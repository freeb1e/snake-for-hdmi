==> flow/design.v <==
`timescale 1ns / 1ps
module Apple_Gen #(
    parameter [9:0] SEED_X = 10'b0000000001,  
    parameter [9:0] SEED_Y = 10'b0001000100   
)(
    input clk,
    input rst,
    output reg [4:0] rand_x,  
    output reg [4:0] rand_y   
);
    reg [9:0] lfsr_x;
    reg [9:0] lfsr_y;
    wire feedback_x;
    wire feedback_y;
    assign feedback_x = lfsr_x[9] ^ lfsr_x[6];
    assign feedback_y = lfsr_y[9] ^ lfsr_y[6];
    always @(posedge clk or negedge rst) begin
        if (!rst) begin
            lfsr_x <= SEED_X;  
            lfsr_y <= SEED_Y;  
        end else begin
            lfsr_x <= {lfsr_x[8:0], feedback_x};  
            lfsr_y <= {lfsr_y[8:0], feedback_y};  
        end
    end
    always @(posedge clk or negedge rst) begin
        if (!rst) begin
            rand_x <= 5'b10;
            rand_y <= 5'b10;
        end else begin
            rand_x <= lfsr_x[4:0] % 30;  
            rand_y <= lfsr_y[4:0] % 20;  
        end
    end
endmodule
# Tool chain data of Apple_Gen
# The steps from the RTL of Apple_Gen to its reports follow in flow order.
# Line numbers count from 1 in the design file above.
# Operators: Yosys type, input widths -> output width; for muxes data width and select width s.
# The mark n/a stands for no value.
dict set report setup {
  top {Apple_Gen}
  clock {clk}
  cell_library {sky130hd}
  corner {tt_025C_1v80}
}

# Elaborated design
# Yosys after proc, flatten, opt, wreduce and memory -nomap, before mapping. Enables and synchronous resets that opt folds into registers are not counted as muxes. Memory bits, and registers merged into a memory's read port (data or address), are not among the register bits. Print and check cells are not counted. Equal cells are merged and count once.
dict set report op_classes {
  n_logic 2
  div 2
}
# cell count
set ops {}
lappend ops {{$mod 5x5->32 const B} 2}
lappend ops {{$xor 1x1->1} 2}
dict set report word_totals {
  reg_bits 30
  inputBits 2
  out_inout_bits 10
  word_cells 8
}

# Depth
# Depth = most cells in a row (Yosys ltp): at word level without a register or memory, in the mapped netlist without a sequential cell, where the memories' decode and read muxes count.
dict set report logic_depth {
  word_depth 1
  ABC_AREA 0
  mapped_depth 4
  ltp_nobuf 4
}

# After synthesis
# The flow's flattened synthesis, as Yosys stat reports it; memories are mapped. The netlist is that of the ABC_AREA named above (0 if unset); the other value can give another one.
dict set report synth_totals {
  n_buf 3
  cells 60
  flip_flops 27
  seq_area_um2 680.7
  synth_area_um2 958.4
}
# type count area_total_um2
set types {}
lappend types {sky130_fd_sc_hd__dfrtp_1 23 575.552}
lappend types {sky130_fd_sc_hd__dfstp_2 4 105.101}
lappend types {sky130_fd_sc_hd__ha_1 3 37.536}
lappend types {sky130_fd_sc_hd__mux2i_1 3 30.029}
lappend types {sky130_fd_sc_hd__nand2b_1 4 25.024}
lappend types {sky130_fd_sc_hd__nor4b_4 1 23.773}
lappend types {sky130_fd_sc_hd__buf_4 3 22.522}
lappend types {sky130_fd_sc_hd__a21oi_1 4 20.019}
lappend types {sky130_fd_sc_hd__and4b_1 2 20.019}
lappend types {sky130_fd_sc_hd__xnor2_1 2 17.517}
lappend types {sky130_fd_sc_hd__xor2_1 2 17.517}
lappend types {sky130_fd_sc_hd__and4bb_1 1 12.512}
lappend types {sky130_fd_sc_hd__o21ai_2 1 8.758}
lappend types {sky130_fd_sc_hd__nand3b_1 1 7.507}
lappend types {sky130_fd_sc_hd__o211ai_1 1 7.507}
lappend types {sky130_fd_sc_hd__or2b_1 1 7.507}
lappend types {sky130_fd_sc_hd__and3_1 1 6.256}
lappend types {sky130_fd_sc_hd__or2_2 1 6.256}
# Other cell types: 2; their cells: 2.

# Worst setup path after synthesis
# Path of least setup slack by OpenSTA after synthesis, without wires, with an ideal clock, recovery checks aside; 20% of the period is set as input and as output delay. Where synthesis merged equal registers, the netlist keeps one of their names.
dict set report synth_timing {
  path_kind {register to register}
  startpoint {register lfsr_y[3]}
  endpoint {register rand_y[4]}
  launch_ns 0.000
  n_path_buf 0
  t_arrival_ns 1.156
  tclk_ns 1.3
  path_delay_ns 1.283
  driving_pins 5
  required_ns 1.173
  path_slack_ns 0.016
  setup_ns 0.127
  period_less_setup_slack_ns 1.284
}
# "path_delay_ns" is the arrival time less input delay plus setup time.
# "driving_pins" counts driving pins, that of a launching flip-flop among them; a cell with two outputs on the path counts twice.
# "period_less_setup_slack_ns" = period - worst setup slack (recovery checks aside). The figure is calculated, with input and output delays left at 20% of the set period.
# Between the ends stands the longest chain of elaborated cells between them, by number of cells; it is not shown to be the way that was timed. Of several equally long chains one is given.
# Each line given opens the expression or statement behind the cell; cells for indexed reads and writes are added by Yosys, which also makes memories of some case tables.
dict set report synth_between {
  cell_sequence {sky130_fd_sc_hd__dfrtp_1 -> sky130_fd_sc_hd__or2_2 -> sky130_fd_sc_hd__ha_1 -> sky130_fd_sc_hd__mux2i_1 -> sky130_fd_sc_hd__a21oi_1}
  elab_chain_cells 1
  cone_cells 1
  lines_between 1
  cone_classes {1 x div}
}
# item line
set synth_lines {}
lappend synth_lines {{start: declaration} 12} ;# reg [9:0] lfsr_y;
lappend synth_lines {{start: assignment} 20} ;# lfsr_y <= SEED_Y;
lappend synth_lines {{start: assignment} 23} ;# lfsr_y <= {lfsr_y[8:0], feedback_y};
lappend synth_lines {{$mod 5x5->32} 32} ;# rand_y <= lfsr_y[4:0] % 20;
lappend synth_lines {{end: assignment} 29} ;# rand_y <= 5'b10;
lappend synth_lines {{end: assignment} 32}
lappend synth_lines {{end: declaration} 9} ;# output reg [4:0] rand_y

# Timing after layout
# From the final timing report of job 1: the path of least setup slack in the routed layout; clock arrival at registers is part of the times.
dict set report layout_timing {
  path_kind {register to output}
  startpoint {register (no name shown)}
  endpoint {output rand_y[1]}
  out_delay_ns 0.43
  t_arrival_ns 1.13
  launch_ns 0.26
  path_slack_ns 0.61
  tclk_ns 2.17
  driving_pins 3
  required_ns 1.74
  n_path_buf 2
}
dict set report layout_between {
  cell_sequence {sky130_fd_sc_hd__dfstp_2 -> sky130_fd_sc_hd__buf_4 -> sky130_fd_sc_hd__clkdlybuf4s15_1}
}
# item line
set layout_lines {}
lappend layout_lines {{end: declaration} 9} ;# output reg [4:0] rand_y
# No chain of elaborated cells between the ends is given.

; Measured data: module Apple_Gen, platform sky130hd, 2 stored runs of the flow under differing settings, order arbitrary. Input and output delays are each 20% of the period that was set; the output load is 0.01 pF.
; By "timing.achieved_period_ns" is meant the clock period of the run minus its worst setup slack. This is arithmetic on one report: input and output delays are still those of the set period (20% each).
; "critical_path_time_ns": the worst setup path's part of the clock period (all of it between registers, 20% less for each end at a port) less its slack. A launch clock that arrives late makes it longer, a capture clock that arrives late makes it shorter.
; By "fin_power_w" is meant OpenSTA's value without simulated activity: inputs other than the clock are taken to toggle once in ten clock periods, and the tool carries that through the logic.

[job 1: settings]
period_ns = 2.17
CORE_UTILIZATION = 16
SETUP_SLACK_MARGIN = 0.57
PLACE_DENSITY = 0.62
CELL_PAD_IN_SITES_DETAIL_PLACEMENT = 0
GPL_TIMING_DRIVEN = 0
GPL_ROUTABILITY_DRIVEN = 1
CTS_CLUSTER_SIZE = 46
CTS_CLUSTER_DIAMETER = 304
SLEW_MARGIN = 20
MAX_ROUTING_LAYER = met4
CAP_MARGIN = 20
CORE_MARGIN = 2
[job 1: results]
finalUtil_pct = 21.0
critical_path_time_ns = 1.13
critical_path_type = register to output
fin_ws_ns = 0.608
synthArea_um2 = 958.4
setupTns_ns = 0.000
total_die_area_um2 = 6625.1
fin_power_w = 0.0007813
timing.achieved_period_ns = 1.562

[job 2: settings]
period_ns = 1.52
SETUP_SLACK_MARGIN = -0.13
CAP_MARGIN = 20
CORE_MARGIN = 2
CORE_UTILIZATION = 40
SLEW_MARGIN = 20
[job 2: results]
fin_ws_ns = -0.071
setupTns_ns = -0.131
timing.achieved_period_ns = 1.591
finalUtil_pct = 51.2
fin_power_w = 0.001023
synthArea_um2 = 958.4
total_die_area_um2 = 2803.7
critical_path_time_ns = 1.29
critical_path_type = register to output
